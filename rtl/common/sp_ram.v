==> flow/design.v <==
localparam 	J_INST = 0,
				R_INST = 1,
				I_INST = 2;
module sp_ram
#(
   parameter DATA_WIDTH = 32,
   parameter ADDR_WIDTH = 32
)
(
   input clk,
   input rd_ena,
   input wr_ena,
   input [ADDR_WIDTH-1:0] address,
   input [DATA_WIDTH-1:0] wr_data,
   output reg [DATA_WIDTH-1:0] rd_data
);
localparam MEM_SIZE = 2**ADDR_WIDTH;
reg [DATA_WIDTH-1:0] mem [0:MEM_SIZE-1];
always@(posedge clk)begin 
   if(wr_ena) begin
      mem[address] <= wr_data;
   end
   if(rd_ena) begin
      rd_data <= mem[address];
   end
end
endmodule
---- From RTL to reports: sp_ram ----
What the tools print for sp_ram, step after step.
Lines are those of the file above, counted from 1.
Operators carry their Yosys type and port widths (W data, S select, Z words).
Library cell names are shortened.
The mark n/a stands for no value.
set-up
  top module .............................. sp_ram
  clock ................................... clk
  cell library ............................ sky130hd
  library corner .......................... tt_025C_1v80

---- Elaborated design ----
Yosys after proc, flatten, opt, wreduce and memory -nomap, before mapping. Enables and synchronous resets that opt folds into registers are not counted as muxes. Memory bits, and registers merged into a memory's read port (data or address), are not among the register bits. Print and check cells are not counted. Equal cells are merged and count once.
Yosys's memory passes give these memory sizes; they may raise the number of words (mostly to a power of two), join words into wider ones and drop unused or constant bits.
storage and ports
  flip-flop bits (word level) ............. 0
  memory bits (writable) .................. 64
  word width x clocked read ports ......... 32
  memories ................................ 1
  bits of input ports ..................... 67
  output and inout port bits .............. 32
  elaborated cells ........................ 4
cells by class
  mux-type cells .......................... 3
memories
  name  depth  width  read ports  write ports  line  text
  mem   2      32     1           1            18    reg [DATA_WIDTH-1:0] mem [0:MEM_SIZE-1];
operators with widths
  operator  number
  $mux W32  2
  $mux W1   1

---- Longest topological paths ----
Longest topological path by Yosys (ltp), each cell counted once; first at word level (registers and memories cut), then after technology mapping (sequential cells cut; the memories' decode and read muxes count).
depth
  depth in word-level cells ............... 1
  ABC_AREA ................................ 0
  mapped depth ............................ 4
  mapped depth without buffers ............ 3

---- Mapped cells and area ----
The flow's flattened synthesis, as Yosys stat reports it; memories are mapped. The netlist is that of the ABC_AREA named above (0 if unset); the other value can give another one.
Totals and module areas in this step are rounded.
mapped netlist
  cell count .............................. 156
  mapped area ............................. 0.00342 mm²
  sequential part of the area ............. 0.00288 mm²
  flip-flop cells ......................... 96
  buffer cells ............................ 4
cell types
  cell      number  total area (µm²)
  edfxtp_1  96      2.88E+03
  mux2_2    32      360.346
  nand4_1   9       56.304
  nor4_1    6       37.536
  buf_2     3       15.014
  or4_1     2       15.014
  nor3_2    1       10.01
  nor4b_1   1       8.758
  buf_4     1       7.507
  or3_1     1       6.256
  nand3_1   1       5.005
  nor3_1    1       5.005
  nand2_1   1       3.754
  nor2_1    1       3.754

---- Timing after synthesis ----
Source: OpenSTA report_checks on the synthesized netlist (no wires, ideal clock, input and output delay 20% of the period each), path of least setup slack; recovery checks are left aside. Register names are those of the netlist, which keeps one name where synthesis merged equal registers.
timing post-synthesis
  path kind ............................... input-to-reg
  start ................................... in address[0]
  end ..................................... mem (name not given)
  clock period ............................ 5.77 ns
  external input delay .................... 1.154 ns
  library setup time ...................... 0.461 ns
  time at the first pin ................... 1.154 ns
  arrival ................................. 3.935 ns
  data required time ...................... 5.309 ns
  slack ................................... 1.374 ns
  delay of the path ....................... 3.242 ns
  stages .................................. 4
  path buffers ............................ 1
  synthesis period reached ................ 4.396 ns
"delay of the path" = arrival - input delay + setup time.
"stages" counts driving pins, that of a launching flip-flop among them; a cell with two outputs on the path counts twice.
"synthesis period reached" is the clock period less the worst setup slack; recovery checks do not enter. This is arithmetic on one report: input and output delays are still those of the set period (20% each).
The rows between start and end are the longest chain of elaborated cells between them; the timing report does not say that the signal goes this way. Where chains are equally long, one stands for them.
A line is the first line of the expression or statement that the cell stems from. Yosys adds cells for indexed reads and writes and turns some case tables into memories.
between the ends, post-synthesis
  cell sequence ........................... buf_4 -> nor4b_1 -> nand4_1 -> nor3_1
  length of the longest elaborated chain .. 1
  elaborated cells on any way between the ends .. 1
  RTL lines with such cells ............... 1
  classes of those cells .................. mux (1)
RTL lines, path post-synthesis
  what         line  text
  from (decl)  13    input [ADDR_WIDTH-1:0] address,
  $mux W32     20    if(wr_ena) begin

---- Worst path after layout ----
From the final timing report of stored run 2: the path of least setup slack in the routed layout; clock arrival at registers is part of the times.
timing after layout
  path kind ............................... input-to-reg
  start ................................... in address[15]
  end ..................................... mem (name not given)
  clock period ............................ 5.64 ns
  external input delay .................... 1.13 ns
  library setup time ...................... 0.33 ns
  time at the first pin ................... 1.13 ns
  arrival ................................. 3.13 ns
  data required time ...................... 5.65 ns
  slack ................................... 2.53 ns
  stages .................................. 5
  path buffers ............................ 2
The rows between start and end are the longest chain of elaborated cells between them; the timing report does not say that the signal goes this way. Where chains are equally long, one stands for them.
between the ends, after layout
  cell sequence ........................... clkdlybuf4s50_1 -> nand4_1 -> or4_1 -> nor3_4 -> buf_4
  length of the longest elaborated chain .. 1
  elaborated cells on any way between the ends .. 1
  RTL lines with such cells ............... 1
  classes of those cells .................. mux (1)
RTL lines, path after layout
  what         line  text
  from (decl)  13    input [ADDR_WIDTH-1:0] address,
  $mux W32     20    if(wr_ena) begin

==> results <==
Module sp_ram, platform sky130hd: 2 stored runs of the flow (Yosys, OpenROAD) with differing settings, in no particular order. Input and output delays are each 20% of the period that was set; the output load is 0.01 pF.
"clock period achieved" means the clock period less the worst setup slack. The figure is calculated, with input and output delays left at 20% of the set period.
"critical setup path time": the worst setup path's part of the clock period (all of it between registers, 20% less for each end at a port) less its slack. A launch clock that arrives late makes it longer, a capture clock that arrives late makes it shorter.
"total power of the final layout": no workload was simulated; the value follows from the tool's default switching activity.
The measured numbers are rounded.

---- stored run 1 ----
settings
  period_ns = 8.13
  CORE_UTILIZATION = 42
  SETUP_SLACK_MARGIN = 1.63
  PLACE_DENSITY_LB_ADDON = 0.19
  CORE_ASPECT_RATIO = 0.63
  CORE_MARGIN = 9
  CELL_PAD_IN_SITES_DETAIL_PLACEMENT = 2
  ABC_AREA = 0
  CTS_CLUSTER_DIAMETER = 143
  MAX_ROUTING_LAYER = met5
  CAP_MARGIN = 20
  SLEW_MARGIN = 20
results
  unfinished; error DPL-0033 in placement

---- stored run 2 ----
settings
  period_ns = 5.64
  CORE_UTILIZATION = 33
  SETUP_SLACK_MARGIN = 1.01
  PLACE_DENSITY_LB_ADDON = 0.13
  CORE_MARGIN = 4
  CELL_PAD_IN_SITES_GLOBAL_PLACEMENT = 3
  TNS_END_PERCENT = 35
  GPL_TIMING_DRIVEN = 1
  CTS_CLUSTER_SIZE = 70
  CTS_CLUSTER_DIAMETER = 339
  CAP_MARGIN = 40
  SLEW_MARGIN = 35
  MAX_ROUTING_LAYER = met5
results
  full die area ........................... 0.012 mm²
  post-route utilization .................. 0.48
  critical setup path time ................ 1.99 ns
  worst setup path kind ................... input-to-reg
  total power of the final layout ......... 1.30 mW
  standard-cell area after layout ......... 0.00476 mm²
  clock period achieved ................... 3.114 ns
  worst setup slack after layout .......... 2.53 ns
  post-route worst hold slack ............. 0.545 ns
  final setup TNS ......................... 0.000 ns
  netlist area reported by Yosys .......... 0.00342 mm²
